==> flow/design.v <==
module branch_predictor #(
    parameter ADDR_WIDTH = 32,
    parameter BTB_SIZE = 64
)(
    input wire clk,
    input wire reset,
    input wire [ADDR_WIDTH-1:0] pc,
    input wire branch_outcome,
    input wire branch_taken,
    output wire predicted_taken
);
    reg [1:0] prediction_bits [0:BTB_SIZE-1];
    reg [ADDR_WIDTH-1:0] btb [0:BTB_SIZE-1];
    wire [5:0] index = pc[7:2];   
    assign predicted_taken = prediction_bits[index][1];
    always @(posedge clk or posedge reset) begin
        if (reset) begin
            for (integer i = 0; i < BTB_SIZE; i = i + 1) begin
                prediction_bits[i] <= 2'b01;   
                btb[i] <= 0;
            end
        end else if (branch_outcome) begin
            if (branch_taken && prediction_bits[index] != 2'b11)
                prediction_bits[index] <= prediction_bits[index] + 1;
            else if (!branch_taken && prediction_bits[index] != 2'b00)
                prediction_bits[index] <= prediction_bits[index] - 1;
            btb[index] <= pc;   
        end
    end
endmodule
* Step by step through the tools: branch_predictor
What the tools print for branch_predictor, step after step.
Line numbers count from 1 in the design file above.
Operators carry their Yosys type and port widths (W data, S select, Z words).
Not given: n/a
- Design top :: branch_predictor
- Clock :: clk
- Library :: sky130hd
- Library corner :: tt_025C_1v80

* Elaborated design
Counts by Yosys on the flattened word-level netlist (proc, flatten, opt, wreduce). Print and check cells are left out. Cells with the same type and inputs are merged into one.
- Bits of input ports :: 36
- Bits in registers :: 128
- Output and inout port bits :: 1
- Word-level cells :: 465
- Reductions and logical operators :: 70
- $add $sub $neg :: 2
- Muxes and demuxes :: 265
- Equality and inequality tests :: 64
** Operators by type and width (number)
- $mux W2 :: 264
- $reduce_and A3 Y1 :: 64
- $eq A6 B6 Y1 const B :: 32
- $pmux W2 S64 :: 1
- $eq A6 B5 Y1 const B :: 16
- $eq A6 B4 Y1 const B :: 8
- $eq A6 B3 Y1 const B :: 4
- $eq A6 B2 Y1 const B :: 2
- $eq A6 B1 Y1 const B :: 1
- $logic_not A6 Y1 :: 1
- $reduce_bool A2 Y1 :: 2
- $logic_and A1 B1 Y1 :: 2
- $add A2 B1 Y2 const B :: 1
- $sub A2 B1 Y2 const B :: 1
- $ne A2 B2 Y1 const B :: 1
- $logic_not A1 Y1 :: 1

* Longest topological paths
Longest topological path by Yosys (ltp), each cell counted once; first at word level (registers and memories cut), then after technology mapping (sequential cells cut; the memories' decode and read muxes count).
- Depth after elaboration :: 16
- ABC_AREA :: 1
- Depth in mapped cells :: 19
- Gate-level depth less buffers :: 16

* After synthesis
Yosys stat after the flow's synthesis: flattened, memories mapped to cells. It holds for the ABC_AREA given above (unset counts as 0); a run with the other value may have another netlist.
Totals and module areas in this step are rounded.
** Cell types
- sky130_fd_sc_hd__dfstp_2 :: number 64, total area 1.68E+03 µm²
- sky130_fd_sc_hd__dfrtp_1 :: number 64, total area 1.6E+03 µm²
- sky130_fd_sc_hd__nand2_1 :: number 241, total area 904.618 µm²
- sky130_fd_sc_hd__nand3_1 :: number 142, total area 710.682 µm²
- sky130_fd_sc_hd__nand3_2 :: number 42, total area 420.403 µm²
- sky130_fd_sc_hd__o21ai_0 :: number 82, total area 410.394 µm²
- sky130_fd_sc_hd__nor2_1 :: number 83, total area 311.549 µm²
- sky130_fd_sc_hd__nor3_1 :: number 50, total area 250.24 µm²
- sky130_fd_sc_hd__o21ai_1 :: number 46, total area 230.221 µm²
- sky130_fd_sc_hd__inv_1 :: number 39, total area 146.39 µm²
- sky130_fd_sc_hd__buf_4 :: number 11, total area 82.579 µm²
- sky130_fd_sc_hd__clkbuf_1 :: number 20, total area 75.072 µm²
- sky130_fd_sc_hd__buf_2 :: number 7, total area 35.034 µm²
- sky130_fd_sc_hd__buf_6 :: number 3, total area 33.782 µm²
- sky130_fd_sc_hd__nand4_1 :: number 5, total area 31.28 µm²
- sky130_fd_sc_hd__nor2_2 :: number 4, total area 25.024 µm²
- sky130_fd_sc_hd__nor4_1 :: number 4, total area 25.024 µm²
- sky130_fd_sc_hd__clkbuf_2 :: number 4, total area 20.019 µm²
Not listed: further types 7, cells in them 10.
- Mapped area :: 7100 µm²
- Buffers :: 47
- Flip-flop cells :: 128
- Area of sequential cells :: 3300 µm²
- Cell count :: 921

* Worst setup path after synthesis
Source: OpenSTA report_checks on the synthesized netlist (no wires, ideal clock, input and output delay 20% of the period each), path of least setup slack; recovery checks are left aside. Register names are those of the netlist, which keeps one name where synthesis merged equal registers.
- Path kind :: input -> register
- From :: input port pc[6]
- To :: register prediction_bits[10][1]
- Path slack :: 0.559 ns
- Path buffers :: 3
- Library setup time :: 0.130 ns
- Clock period :: 3.11 ns
- Data required time :: 2.980 ns
- Input delay :: 0.622 ns
- Path delay :: 1.929 ns
- Data arrival time :: 2.421 ns
- Stages on the path :: 17
- Launch time at the first pin :: 0.622 ns
- Period reached after synthesis :: 2.551 ns
"path delay" = arrival - input delay + setup time.
"stages on the path": output pins that drive a net of the path, with the launching flip-flop's if there is one; two outputs of one cell count as two.
"period reached after synthesis" = period - worst setup slack (recovery checks aside). The figure is calculated, with input and output delays left at 20% of the set period.
The rows between start and end are the longest chain of elaborated cells between them; the timing report does not say that the signal goes this way. Where chains are equally long, one stands for them.
A line is the first line of the expression or statement that the cell stems from. Yosys adds cells for indexed reads and writes and turns some case tables into memories.
At most two assigning lines are given for a register; there are more.
- Cell sequence :: sky130_fd_sc_hd__nand2_2 -> sky130_fd_sc_hd__inv_1 -> sky130_fd_sc_hd__buf_4 -> sky130_fd_sc_hd__buf_2 -> sky130_fd_sc_hd__nand3_1 -> sky130_fd_sc_hd__nand2_1 -> sky130_fd_sc_hd__inv_1 -> sky130_fd_sc_hd__nand2_1 -> sky130_fd_sc_hd__nor2_1 -> sky130_fd_sc_hd__nand2_1 -> sky130_fd_sc_hd__nor2_1 -> sky130_fd_sc_hd__nand3_1 -> sky130_fd_sc_hd__nand2_1 -> sky130_fd_sc_hd__nand3_1 -> sky130_fd_sc_hd__nand2_2 -> sky130_fd_sc_hd__clkbuf_1 -> sky130_fd_sc_hd__o21ai_0
- Length of the longest elaborated chain :: 16
- Elaborated cells between the ends (all ways) :: 85
- Those cells by class :: add/sub (2); eq/ne (64); mux (13); reduce/logical (6)
** RTL lines, path after synthesis
- start: declaration :: RTL line 7 : input wire [ADDR_WIDTH-1:0] pc,
- $eq A6 B6 Y1 :: RTL line 23 : if (branch_taken && prediction_bits[index] != 2'b11)
- $pmux W2 S64 :: RTL line 23
- $mux W2 :: RTL line 22 : end else if (branch_outcome) begin
- $ne A2 B2 Y1 :: RTL line 23
- $logic_and A1 B1 Y1 :: RTL line 23
- $mux W2 :: RTL line 23
- $mux W2 :: RTL line 22
- [2 not listed]
- $mux W2 :: RTL line 25 : else if (!branch_taken && prediction_bits[index] != 2'b00)
- $mux W2 :: RTL line 23
- $mux W2 :: RTL line 22
- $sub A2 B1 Y2 :: RTL line 26 : prediction_bits[index] <= prediction_bits[index] - 1;
- $mux W2 :: RTL line 26
- $mux W2 :: RTL line 25
- $mux W2 :: RTL line 23
- end: assignment :: RTL line 24 : prediction_bits[index] <= prediction_bits[index] + 1;
- end: assignment :: RTL line 26
- end: declaration :: RTL line 12 : reg [1:0] prediction_bits [0:BTB_SIZE-1];
Nets of the timed path that keep an RTL name, with a line that drives or declares them; the list need not be complete.
** Named nets, after synthesis
- predicted_taken :: RTL line 15 : assign predicted_taken = prediction_bits[index][1];

* Timing after layout
From the final timing report of record 1: the path of least setup slack in the routed layout; clock arrival at registers is part of the times.
- Path kind :: input -> output
- From :: input port pc[5]
- To :: output port predicted_taken
- Path buffers :: 6
- Clock period :: 3.92 ns
- Data required time :: 3.14 ns
- Input delay :: 0.78 ns
- Path slack :: 0.08 ns
- Launch time at the first pin :: 0.78 ns
- Output delay :: 0.78 ns
- Stages on the path :: 16
- Data arrival time :: 3.05 ns
The rows between start and end are the longest chain of elaborated cells between them; the timing report does not say that the signal goes this way. Where chains are equally long, one stands for them.
- Cell sequence :: sky130_fd_sc_hd__dlygate4sd2_1 -> sky130_fd_sc_hd__nand2_2 -> sky130_fd_sc_hd__buf_4 -> sky130_fd_sc_hd__nor2_1 -> sky130_fd_sc_hd__buf_4 -> sky130_fd_sc_hd__nand3_1 -> sky130_fd_sc_hd__nand2_1 -> sky130_fd_sc_hd__nor2_1 -> sky130_fd_sc_hd__nand2_1 -> sky130_fd_sc_hd__clkinv_1 -> sky130_fd_sc_hd__nand2_2 -> sky130_fd_sc_hd__nor2_2 -> sky130_fd_sc_hd__buf_4 -> sky130_fd_sc_hd__nand3_1 -> sky130_fd_sc_hd__buf_4 -> sky130_fd_sc_hd__dlygate4sd2_1
- Length of the longest elaborated chain :: 2
- Elaborated cells between the ends (all ways) :: 65
- Those cells by class :: eq/ne (63); mux (1); reduce/logical (1)
** RTL lines, path post-layout
- start: declaration :: RTL line 7 : input wire [ADDR_WIDTH-1:0] pc,
- $eq A6 B6 Y1 :: RTL line 15 : assign predicted_taken = prediction_bits[index][1];
- $pmux W2 S64 :: RTL line 15
- end: declaration :: RTL line 10 : output wire predicted_taken

Hand-over note for branch_predictor

Stored flow runs of branch_predictor (2 of them; Yosys, OpenROAD, sky130hd). They differ in their settings and are not a sequence. Constraints: input delay and output delay 20% of the set period each, output load 0.01 pF.
"clock period reached" is the run's clock period less its worst setup slack. It is reckoned from that one timing run; input and output delays stay at 20% of the period that was set.
"overall power" is the tool's figure for a default switching activity; nothing was simulated.
The results are shown rounded.

* Record 1
** Files
==> flow/run.sh <==
#!/bin/bash
# the make line also repeats the synthesis and layout settings of config.mk as NAME=value (left out here)
make -C /OpenROAD-flow-scripts/flow DESIGN_CONFIG=/design/flow/config.mk WORK_HOME=/design/flow/orfs CLKGATE_MAP_FILE= finish
==> flow/config.mk <==
export PLATFORM = sky130hd
export DESIGN_NAME = branch_predictor
export DESIGN_NICKNAME = branch_predictor
export VERILOG_FILES = /design/flow/design.v
export SDC_FILE = /design/flow/constraint.sdc
export NUM_CORES = 4
export LEC_CHECK = 0
export ABC_AREA = 1
export CAP_MARGIN = 20
export CELL_PAD_IN_SITES_DETAIL_PLACEMENT = 2
export CELL_PAD_IN_SITES_GLOBAL_PLACEMENT = 2
export CORE_ASPECT_RATIO = 0.6
export CORE_MARGIN = 2
export CORE_UTILIZATION = 16
export CTS_CLUSTER_DIAMETER = 145
export GPL_ROUTABILITY_DRIVEN = 0
export HOLD_SLACK_MARGIN = 0.25
export MIN_ROUTING_LAYER = met2
export PLACE_DENSITY_LB_ADDON = 0.22
export SETUP_SLACK_MARGIN = -0.1
export SLEW_MARGIN = 20
==> flow/constraint.sdc <==
create_clock -name core_clock -period 3.92 [get_ports {clk}]
set_input_delay 0.7840 -clock core_clock [delete_from_list [all_inputs] [get_ports {clk}]]
set_output_delay 0.7840 -clock core_clock [all_outputs]
set_load 0.01 [all_outputs]
** Results
- Synthesized cell area :: 7100 µm²
- Full die area :: 46000 µm²
- Utilization after routing :: 22 %
- Worst setup slack after layout :: 0.083 ns
- Worst hold slack :: 0.48 ns
- Overall power :: 0.0043 W
- Clock period reached :: 3.837 ns

* Record 2
** Files
==> flow/run.sh <==
#!/bin/bash
# the make line also repeats the synthesis and layout settings of config.mk as NAME=value (left out here)
make -C /OpenROAD-flow-scripts/flow DESIGN_CONFIG=/design/flow/config.mk WORK_HOME=/design/flow/orfs CLKGATE_MAP_FILE= finish
==> flow/config.mk <==
export PLATFORM = sky130hd
export DESIGN_NAME = branch_predictor
export DESIGN_NICKNAME = branch_predictor
export VERILOG_FILES = /design/flow/design.v
export SDC_FILE = /design/flow/constraint.sdc
export NUM_CORES = 4
export LEC_CHECK = 0
export ABC_AREA = 0
export CAP_MARGIN = 10
export CORE_ASPECT_RATIO = 0.78
export CORE_MARGIN = 7
export CORE_UTILIZATION = 64
export CTS_CLUSTER_DIAMETER = 373
export GPL_ROUTABILITY_DRIVEN = 1
export PLACE_DENSITY_LB_ADDON = 0.25
export SETUP_SLACK_MARGIN = 0.41
export SLEW_MARGIN = 25
==> flow/constraint.sdc <==
create_clock -name core_clock -period 2.6 [get_ports {clk}]
set_input_delay 0.5200 -clock core_clock [delete_from_list [all_inputs] [get_ports {clk}]]
set_output_delay 0.5200 -clock core_clock [all_outputs]
set_load 0.01 [all_outputs]
** Results
- Synthesized cell area :: 7600 µm²
- Full die area :: 15000 µm²
- Utilization after routing :: 95 %
- Worst setup slack after layout :: -1.3 ns
- Worst hold slack :: 0.51 ns
- Overall power :: 0.0065 W
- Clock period reached :: 3.926 ns

End of note.
